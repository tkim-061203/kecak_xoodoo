==> flow/design.v <==
module Xoodoo(
    clk,
    rst_n,    
    start,
    state_in,
    state_out,
    done
);
    input         clk;
    input         rst_n;    
    input         start;
    input  [383:0] state_in;
    output [383:0] state_out;
    output        done;
    reg    [383:0] state_out;
    reg            done;
    reg    [383:0] state;
    reg      [3:0] round_counter;
    reg            processing;
    parameter NUM_ROUNDS = 12;
    wire [31:0] rc [0:NUM_ROUNDS-1];
    assign rc[ 0] = 32'h00000058;
    assign rc[ 1] = 32'h00000038;
    assign rc[ 2] = 32'h000003C0;
    assign rc[ 3] = 32'h000000D0;
    assign rc[ 4] = 32'h00000120;
    assign rc[ 5] = 32'h00000014;
    assign rc[ 6] = 32'h00000060;
    assign rc[ 7] = 32'h0000002C;
    assign rc[ 8] = 32'h00000380;
    assign rc[ 9] = 32'h000000F0;
    assign rc[10] = 32'h000001A0;
    assign rc[11] = 32'h00000012;
    function [31:0] rotl32;
        input [31:0] x;
        input [4:0]  n;
        begin
            rotl32 = (x << n) | (x >> (32 - n));
        end
    endfunction
    function [383:0] apply_round;
        input [383:0] cur;
        input [31:0]  rc_val;
        reg   [31:0] A   [0:2][0:3];
        reg   [31:0] P   [0:3];
        reg   [31:0] E   [0:3];
        reg   [31:0] tmp [0:3];
        reg   [31:0] B0, B1, B2;
        integer      x, y;
        begin
            for (y = 0; y < 3; y = y + 1)
                for (x = 0; x < 4; x = x + 1)
                    A[y][x] = cur[((11 - (x+4*y)) * 32) +: 32];
            for (x = 0; x < 4; x = x + 1)
                P[x] = A[0][x] ^ A[1][x] ^ A[2][x];
            for (x = 0; x < 4; x = x + 1)
                E[x] = rotl32(P[(x+3)%4], 5) ^ rotl32(P[(x+3)%4],14);
            for (y = 0; y < 3; y = y + 1)
                for (x = 0; x < 4; x = x + 1)
                    A[y][x] = A[y][x] ^ E[x];
            for (x = 0; x < 4; x = x + 1)
                tmp[x] = A[1][x];
            for (x = 0; x < 4; x = x + 1)
                A[1][x] = tmp[(x+3)%4];
            for (x = 0; x < 4; x = x + 1)
                A[2][x] = rotl32(A[2][x], 11);
            A[0][0] = A[0][0] ^ rc_val;
            for (x = 0; x < 4; x = x + 1) begin
                B0 = (~A[1][x]) & A[2][x];
                B1 = (~A[2][x]) & A[0][x];
                B2 = (~A[0][x]) & A[1][x];
                A[0][x] = A[0][x] ^ B0;
                A[1][x] = A[1][x] ^ B1;
                A[2][x] = A[2][x] ^ B2;
            end
            for (x = 0; x < 4; x = x + 1)
                A[1][x] = rotl32(A[1][x], 1);
            for (x = 0; x < 4; x = x + 1)
                tmp[x] = A[2][x];
            for (x = 0; x < 4; x = x + 1)
                A[2][x] = rotl32(tmp[(x+2)%4], 8);
            for (y = 0; y < 3; y = y + 1)
                for (x = 0; x < 4; x = x + 1)
                    apply_round[((11 - (x+4*y)) * 32) +: 32] = A[y][x];
        end
    endfunction
    always @(posedge clk or negedge rst_n) begin
        if (!rst_n) begin  
            state         <= 384'h0;
            state_out     <= 384'h0;
            done          <= 1'b0;
            round_counter <= 4'd0;
            processing    <= 1'b0;
        end else if (start && !processing) begin
            state         <= state_in;
            round_counter <= 4'd0;
            processing    <= 1'b1;
            done          <= 1'b0;
        end else if (processing) begin
            if (round_counter < NUM_ROUNDS) begin
                state         <= apply_round(state, rc[round_counter]);
                round_counter <= round_counter + 1;
            end else begin
                state_out   <= state;
                done        <= 1'b1;
                processing  <= 1'b0;
            end
        end
    end
endmodule
# From RTL to reports: Xoodoo
# Tool output for the design above, in the order of the flow.
# Lines are those of the file above, counted from 1.
# Cell names lack the library's common part.
# The mark -- stands for no value.
# inputs
design,Xoodoo
clk_port,clk
library,sky130hd
corner,tt_025C_1v80

# Word-level counts
# Counts by Yosys on the flattened word-level netlist (proc, flatten, opt, wreduce). Print and check cells are left out. Cells with the same type and inputs are merged into one.
# bits
regBits,774
in_bits,387
elab_cells,126
# classes
add_sub_neg,1
compare,1
eq_ne,12
muxes,16
n_logic,83
n_reduce_logical,8
# ops
cell,n
bitwise XOR 32 bit,37
2-to-1 mux 384 bit,3
bitwise AND 32 bit,12
inverter 32 bit,12
parallel mux 32 bit (select 12 bit),1
OR 32 x 1 -> 32 bit,4
OR 32 x 11 -> 32 bit,4
OR 32 x 14 -> 32 bit,4
OR 32 x 5 -> 32 bit,4
OR 32 x 8 -> 32 bit,4
2-to-1 mux 32 bit,3
equality test 4 x 3 -> 1 bit with constant B,4
equality test 4 bit with constant B,4
2-to-1 mux 4 bit,3
equality test 4 x 2 -> 1 bit with constant B,2
2-to-1 mux 1 bit,6
AND reduction 2 bit,2
nonzero test 2 bit,2
adder 4 x 1 -> 4 bit with constant B,1
equality test 4 x 1 -> 1 bit with constant B,1
less-than comparator 4 bit with constant B,1
zero test 4 bit,1
AND reduction 3 bit,1
inverter 1 bit,2
inequality test 2 bit with constant B,1
logical AND 1 bit,1
zero test 1 bit,1

# Longest topological paths
# Depth = most cells in a row (Yosys ltp): at word level without a register or memory, in the mapped netlist without a sequential cell, where the memories' decode and read muxes count.
# logic_depth
ltp_word,13
abc_area,0
depth_mapped,10
depth_no_buf,8

# Synthesis result
# Source: synth_stat.txt of the flow (Yosys; design flattened, memories mapped). It holds for the ABC_AREA given above (unset counts as 0); a run with the other value may have another netlist.
# by_type
cell,n,type_area_um2
dfrtp_1,774,1.94E+04
xnor2_1,376,3.29E+03
mux2_2,271,3.05E+03
xnor3_1,105,2.36E+03
nand2_1,569,2.14E+03
a31oi_1,309,1.93E+03
xor2_1,183,1.6E+03
o21ai_0,274,1.37E+03
and3_1,213,1.33E+03
xnor2_2,80,1.3E+03
xnor2_4,47,1.29E+03
o31a_1,123,1.08E+03
clkbuf_1,248,930.893
and4_1,97,849.565
xnor3_2,33,784.502
a21oi_1,141,705.677
or3_1,109,681.904
or2_2,102,638.112
# Other cell types: 33; their cells: 561.
# mapped
cell_count,4615
yosys_area_um2,47919.7
seqArea_um2,19368.6
ff_cells,774
n_buf,261

# Worst setup path after synthesis
# Source: OpenSTA report_checks on the synthesized netlist (no wires, ideal clock, input and output delay 20% of the period each), path of least setup slack; recovery checks are left aside. Register names are those of the netlist, which keeps one name where synthesis merged equal registers.
# synth_path
path_type,reg-to-reg
startpoint,register state[324]
endpoint,register state[308]
tclk_ps,2180
launch_ps,0
arrival_time_ps,2215
path_slack_ps,-159
path_delay_ps,2339
path_stages,8
path_buffers,1
synth_period_reached_ps,2339
# "path_delay_ps" = arrival - input delay + setup time.
# "path_stages" counts driving pins, that of a launching flip-flop among them; a cell with two outputs on the path counts twice.
# "synth_period_reached_ps" is the clock period less the worst setup slack; recovery checks do not enter. This is arithmetic on one report: input and output delays are still those of the set period (20% each).
# Between the ends stands the longest chain of elaborated cells between them, by number of cells; it is not shown to be the way that was timed. Of several equally long chains one is given.
# A line is the first line of the expression or statement that the cell stems from. Yosys adds cells for indexed reads and writes and turns some case tables into memories.
# A register here has more assigning lines than the two given.
# synth_between
cell_sequence,dfrtp_1 buf_2 xnor3_2 xnor2_2 xor2_1 or3_1 and4_1 o31a_1
elab_chain_cells,11
cells_between,11
lines_between,9
cone_classes,mux (3); logic (8)
# synth_rtl
element,line,text
"start, declared",17,reg    [383:0] state;
"start, assigned",95,state         <= state_in;
"start, assigned",101,"state         <= apply_round(state, rc[round_counter]);"
bitwise XOR 32 bit x2,55,P[x] = A[0][x] ^ A[1][x] ^ A[2][x];
OR 32 x 5 -> 32 bit,38,rotl32 = (x << n) | (x >> (32 - n));
bitwise XOR 32 bit,57,"E[x] = rotl32(P[(x+3)%4], 5) ^ rotl32(P[(x+3)%4],14);"
bitwise XOR 32 bit,60,A[y][x] = A[y][x] ^ E[x];
OR 32 x 11 -> 32 bit,38,
bitwise AND 32 bit,69,B0 = (~A[1][x]) & A[2][x];
bitwise XOR 32 bit,72,A[0][x] = A[0][x] ^ B0;
2-to-1 mux 384 bit,100,if (round_counter < NUM_ROUNDS) begin
2-to-1 mux 384 bit,99,end else if (processing) begin
2-to-1 mux 384 bit,94,end else if (start && !processing) begin
"end, assigned",95,
"end, assigned",101,
"end, declared",17,

# Worst path after layout
# From the final timing report of job 1: the path of least setup slack in the routed layout; clock arrival at registers is part of the times.
# The path's times are printed in steps of 10 ps; the period is the one set.
# layout_path
path_type,reg-to-reg
startpoint,register state[73]
endpoint,register state[95]
tclk_ps,2910
launch_ps,770
arrival_time_ps,3600
path_slack_ps,-110
path_stages,9
path_buffers,2
# Between the ends stands the longest chain of elaborated cells between them, by number of cells; it is not shown to be the way that was timed. Of several equally long chains one is given.
# A register here has more assigning lines than the two given.
# layout_between
cell_sequence,dfrtp_2 xnor3_1 xnor2_2 xnor2_1 buf_4 buf_4 and3_1 nor4_4 a31oi_1
elab_chain_cells,10
cells_between,10
lines_between,9
cone_classes,mux (3); logic (7)
# layout_rtl
element,line,text
"start, declared",17,reg    [383:0] state;
"start, assigned",95,state         <= state_in;
"start, assigned",101,"state         <= apply_round(state, rc[round_counter]);"
bitwise XOR 32 bit,55,P[x] = A[0][x] ^ A[1][x] ^ A[2][x];
OR 32 x 14 -> 32 bit,38,rotl32 = (x << n) | (x >> (32 - n));
bitwise XOR 32 bit,57,"E[x] = rotl32(P[(x+3)%4], 5) ^ rotl32(P[(x+3)%4],14);"
bitwise XOR 32 bit,60,A[y][x] = A[y][x] ^ E[x];
bitwise AND 32 bit,71,B2 = (~A[0][x]) & A[1][x];
bitwise XOR 32 bit,74,A[2][x] = A[2][x] ^ B2;
OR 32 x 8 -> 32 bit,38,
2-to-1 mux 384 bit,100,if (round_counter < NUM_ROUNDS) begin
2-to-1 mux 384 bit,99,end else if (processing) begin
2-to-1 mux 384 bit,94,end else if (start && !processing) begin
"end, assigned",95,
"end, assigned",101,
"end, declared",17,

# 2 stored runs of Xoodoo in the flow (synthesis by Yosys, layout by OpenROAD, sky130hd cells), in arbitrary order. Constraints: input delay and output delay 20% of the set period each, output load 0.01 pF.
# By "timing.achieved_period_ps" is meant the clock period of the run minus its worst setup slack. This is arithmetic on one report: input and output delays are still those of the set period (20% each).
# "worst_setup_path_time_ps": the worst setup path's part of the clock period (all of it between registers, 20% less for each end at a port) less its slack. A launch clock that arrives late makes it longer, a capture clock that arrives late makes it shorter.
# "worst_setup_path_time_ps" is known to 10 ps.
# A setting shown as . is not set for that run.
# Among the results, . means that no value is shown for the run.
stored run,period_ns,CORE_UTILIZATION,PLACE_DENSITY,HOLD_SLACK_MARGIN,CORE_ASPECT_RATIO,CORE_MARGIN,CELL_PAD_IN_SITES_GLOBAL_PLACEMENT,GPL_ROUTABILITY_DRIVEN,CTS_CLUSTER_SIZE,CAP_MARGIN,SLEW_MARGIN,MIN_ROUTING_LAYER,GPL_TIMING_DRIVEN,CTS_CLUSTER_DIAMETER,MAX_ROUTING_LAYER,post_synth_area_um2,design_die_area_um2,final_stdcell_area_um2,finalUtil_pct,ws_setup_ps,fin_tns_ps,timing.achieved_period_ps,worst_setup_path_time_ps,worstPathKind
job 1,2.91,30,0.61,0.18,0.81,3,1,1,80,20,25,met1,.,.,.,47919.7,164591.0,69556.7,44.0,-111,-562,3021,3020,reg-to-reg
job 2,2.36,64,.,.,.,7,2,1,99,10,35,.,1,260,met5,.,.,.,.,.,.,.,.,.
# Job 2: incomplete, placement halted on GPL-0301
